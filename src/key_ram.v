==> flow/design.v <==
`timescale 1 ns / 1 ns  
module key_ram (
   clk,
   we,
   waddr,
   din,
   raddr,
   dout
   );
parameter UNROLL = 1;
input   clk;
input   we;
input   [4:0]   waddr;
input   [127:0] din;
input   [4:0]   raddr;
output  [128*UNROLL-1:0] dout;
reg     [127:0] ram [19 : 0];
reg     [128*UNROLL-1:0] q;
reg     [4:0] raddr_reg, raddr_reg0;
always @(posedge clk) begin
  if (we)
    ram[waddr] <= din;
  raddr_reg0 <= raddr;
  raddr_reg <= raddr_reg0;
  end
wire EO = raddr_reg[0];
always @(*)
  if (UNROLL == 1)
    q = ram[raddr_reg];
  else if (UNROLL == 2)
    q = {ram[raddr_reg | 2], ram[raddr_reg]};
  else if (UNROLL == 3)
    case(raddr[4:1])
    3       : q = {ram[{4'd5, EO}], ram[{4'd4, EO}], ram[{4'd3, EO}]};
    6       : q = {ram[{4'd8, EO}], ram[{4'd7, EO}], ram[{4'd6, EO}]};
    9       : q = {ram[{4'd2, EO}], ram[{4'd1, EO}], ram[{4'd9, EO}]};
    default : q = {ram[{4'd2, EO}], ram[{4'd1, EO}], ram[{4'd0, EO}]};
    endcase
  else if (UNROLL == 4)
    case(raddr[4:1])
    4       : q = {ram[{4'd7, EO}], ram[{4'd6, EO}], ram[{4'd5, EO}], ram[{4'd4, EO}]};
    8       : q = {ram[{4'd3, EO}], ram[{4'd2, EO}], ram[{4'd9, EO}], ram[{4'd8, EO}]};
    default : q = {ram[{4'd3, EO}], ram[{4'd2, EO}], ram[{4'd1, EO}], ram[{4'd0, EO}]};
    endcase
  else if (UNROLL == 5)
    case(raddr[4:1])
    5       : q = {ram[{4'd9, EO}], ram[{4'd8, EO}], ram[{4'd7, EO}], ram[{4'd6, EO}], ram[{4'd5, EO}]};
    default : q = {ram[{4'd4, EO}], ram[{4'd3, EO}], ram[{4'd2, EO}], ram[{4'd1, EO}], ram[{4'd0, EO}]};
    endcase
assign dout = q;
endmodule
Tool chain data of key_ram --
The steps from the RTL of key_ram to its reports follow in flow order. Lines are those of the file above, counted from 1. Library cell names are shortened. Not given: n/a
Design: design top key_ram, clock input clk, library sky130hd, timing corner tt_025C_1v80

Word-level counts --
Yosys after proc, flatten, opt, wreduce and memory -nomap, before mapping. Enables and synchronous resets that opt folds into registers are not counted as muxes. Memory bits, and registers merged into a memory's read port (data or address), are not among the register bits. Print and check cells are not counted. Equal cells are merged and count once. Yosys's memory passes give these memory sizes; they may raise the number of words (mostly to a power of two), join words into wider ones and drop unused or constant bits.
Cells by class: multiplexer cells 3
Operators with widths (number):
- two-way mux 128 bit | 1
- two-way mux 5 bit | 1
- two-way mux 1 bit | 1
Bit counts: memory cells 1, bits of input ports 140, flip-flop bits (word level) 5, memory bits (writable) 2560, word width x clocked read ports 128
Memories:
- ram | depth 20, bits a word 128, read ports 1, wr ports 1, line 17 | reg     [127:0] ram [19 : 0];

Longest topological paths --
Longest topological path by Yosys (ltp), each cell counted once; first at word level (registers and memories cut), then after technology mapping (sequential cells cut; the memories' decode and read muxes count).
Logic depth: word-level depth 1, ABC_AREA 0, depth in mapped cells 8, mapped depth without buffers 4

Netlist --
Source: synth_stat.txt of the flow (Yosys; design flattened, memories mapped). It holds for the ABC_AREA given above (unset counts as 0); a run with the other value may have another netlist. Totals and module areas in this step are rounded.
Cells by type:
- edfxtp_1 | number 2560, area in all 7.69E+04 sq um
- mux2i_1 | number 826, area in all 8267.93 sq um
- mux4_2 | number 212, area in all 4.77E+03 sq um
- o22ai_1 | number 305, area in all 1908.08 sq um
- nor3_1 | number 247, area in all 1.24E+03 sq um
- nor2_1 | number 209, area in all 784.502 sq um
- mux2_2 | number 50, area in all 563.04 sq um
- buf_6 | number 44, area in all 495.475 sq um
- o21ai_0 | number 86, area in all 430.413 sq um
- clkbuf_1 | number 105, area in all 394.128 sq um
- buf_2 | number 78, area in all 390.374 sq um
- buf_4 | number 35, area in all 262.752 sq um
- dfxtp_1 | number 10, area in all 200.192 sq um
- a211oi_1 | number 20, area in all 150.144 sq um
- nor2b_1 | number 23, area in all 143.888 sq um
- nor3_2 | number 13, area in all 130.125 sq um
- a211o_1 | number 13, area in all 113.859 sq um
- o32ai_1 | number 13, area in all 113.859 sq um
Other cell types: 20; their cells: 135.
Mapped netlist: flip-flops 2570, chip area (Yosys) 98100 sq um, cell count 4984, sequential area 77100 sq um, buffers 285

Path before layout --
Path of least setup slack by OpenSTA after synthesis, without wires, with an ideal clock, recovery checks aside; 20% of the period is set as input and as output delay. Where synthesis merged equal registers, the netlist keeps one of their names.
Timing path after synthesis: kind input -> register, start input waddr[1], end memory ram[12][0], library setup time 0.617 ns, delay of the path 6.492 ns, stages 2, path buffers 0, setup slack 0.444 ns, required time 8.053 ns, external input delay 1.734 ns, clock period 8.67 ns, arrival time 7.609 ns, synthesis period reached 8.226 ns
"delay of the path" is the arrival time less input delay plus setup time. "stages" counts driving pins, that of a launching flip-flop among them; a cell with two outputs on the path counts twice. "synthesis period reached" = period - worst setup slack (recovery checks aside). The figure is calculated, with input and output delays left at 20% of the set period. The rows between start and end are the longest chain of elaborated cells between them; the timing report does not say that the signal goes this way. Where chains are equally long, one stands for them. Each line given opens the expression or statement behind the cell; cells for indexed reads and writes are added by Yosys, which also makes memories of some case tables.
Between the ends, after synthesis: path through or3b_2 -> nor2_1, cells in the longest elaborated chain 1, elaborated cells on any way between the ends 1, RTL lines with such cells 1
RTL lines, path after synthesis:
- from (decl) | line 13 | input   [4:0]   waddr;
- two-way mux 5 bit | line 21 | if (we)
- to (decl) | line 17 | reg     [127:0] ram [19 : 0];

Timing after layout --
Path of least setup slack in the final report of job 1 (OpenROAD, finished layout, wires in). Where an end is a register, its clock arrival counts in the times.
Timing path after layout: kind register -> output, start register (no name shown), end output dout[79], output delay 1.34 ns, path buffers 2, clock period 6.72 ns, setup slack 1.24 ns, required time 5.38 ns, arrival time 4.14 ns, stages 7
Between the ends, after layout: path through dfxtp_4 -> nand2b_4 -> buf_4 -> o22ai_1 -> a2111oi_2 -> a221o_1 -> clkdlybuf4s50_1
RTL lines, path after layout:
- to (decl) | line 16 | output  [128*UNROLL-1:0] dout;
No chain of elaborated cells between the ends is given.

--- measured runs ---
Below are 2 stored runs of the flow (Yosys, OpenROAD; platform sky130hd) on key_ram, each with its settings and what was measured, unordered. Constraints: input delay and output delay 20% of the set period each, output load 0.01 pF.
"period reached" = clock period - worst setup slack. The figure is calculated, with input and output delays left at 20% of the set period.
"time on the worst setup path" = time allowed to the worst setup path (clock period - input delay - output delay, where it has them) - its slack; a late launch clock adds to it, a late capture clock takes from it.
By "overall power" is meant OpenSTA's value without simulated activity: inputs other than the clock are taken to toggle once in ten clock periods, and the tool carries that through the logic.
Results are given in rounded form.

* Job 1 | settings: period_ns 6.72; CORE_UTILIZATION 35; SETUP_SLACK_MARGIN 1.1; PLACE_DENSITY_LB_ADDON 0.15; CELL_PAD_IN_SITES_GLOBAL_PLACEMENT 2; CELL_PAD_IN_SITES_DETAIL_PLACEMENT 1; TNS_END_PERCENT 65; CTS_CLUSTER_SIZE 28; MIN_ROUTING_LAYER met1; CAP_MARGIN 20; CORE_MARGIN 2; SLEW_MARGIN 20 | results: overall power 34.9 mW; synthesized cell area 98,100 sq um; standard-cell area of the final layout 115,000 sq um; period reached 5.485 ns; time on the worst setup path 4.14 ns; worst setup path kind register -> output; final design utilization 41.1%; lowest hold slack 0.326 ns; worst setup slack after layout 1.24 ns; die area 285,000 sq um; setup total negative slack 0.000 ns
* Job 2 | settings: period_ns 9.76; CAP_MARGIN 20; CORE_MARGIN 2; CORE_UTILIZATION 40; SLEW_MARGIN 20 | results: overall power 22.6 mW; synthesized cell area 98,100 sq um; standard-cell area of the final layout 112,000 sq um; period reached 7.231 ns; time on the worst setup path 5.28 ns; worst setup path kind register -> output; final design utilization 46.0%; lowest hold slack 0.326 ns; worst setup slack after layout 2.53 ns; die area 249,000 sq um; setup total negative slack 0.000 ns
--- end ---
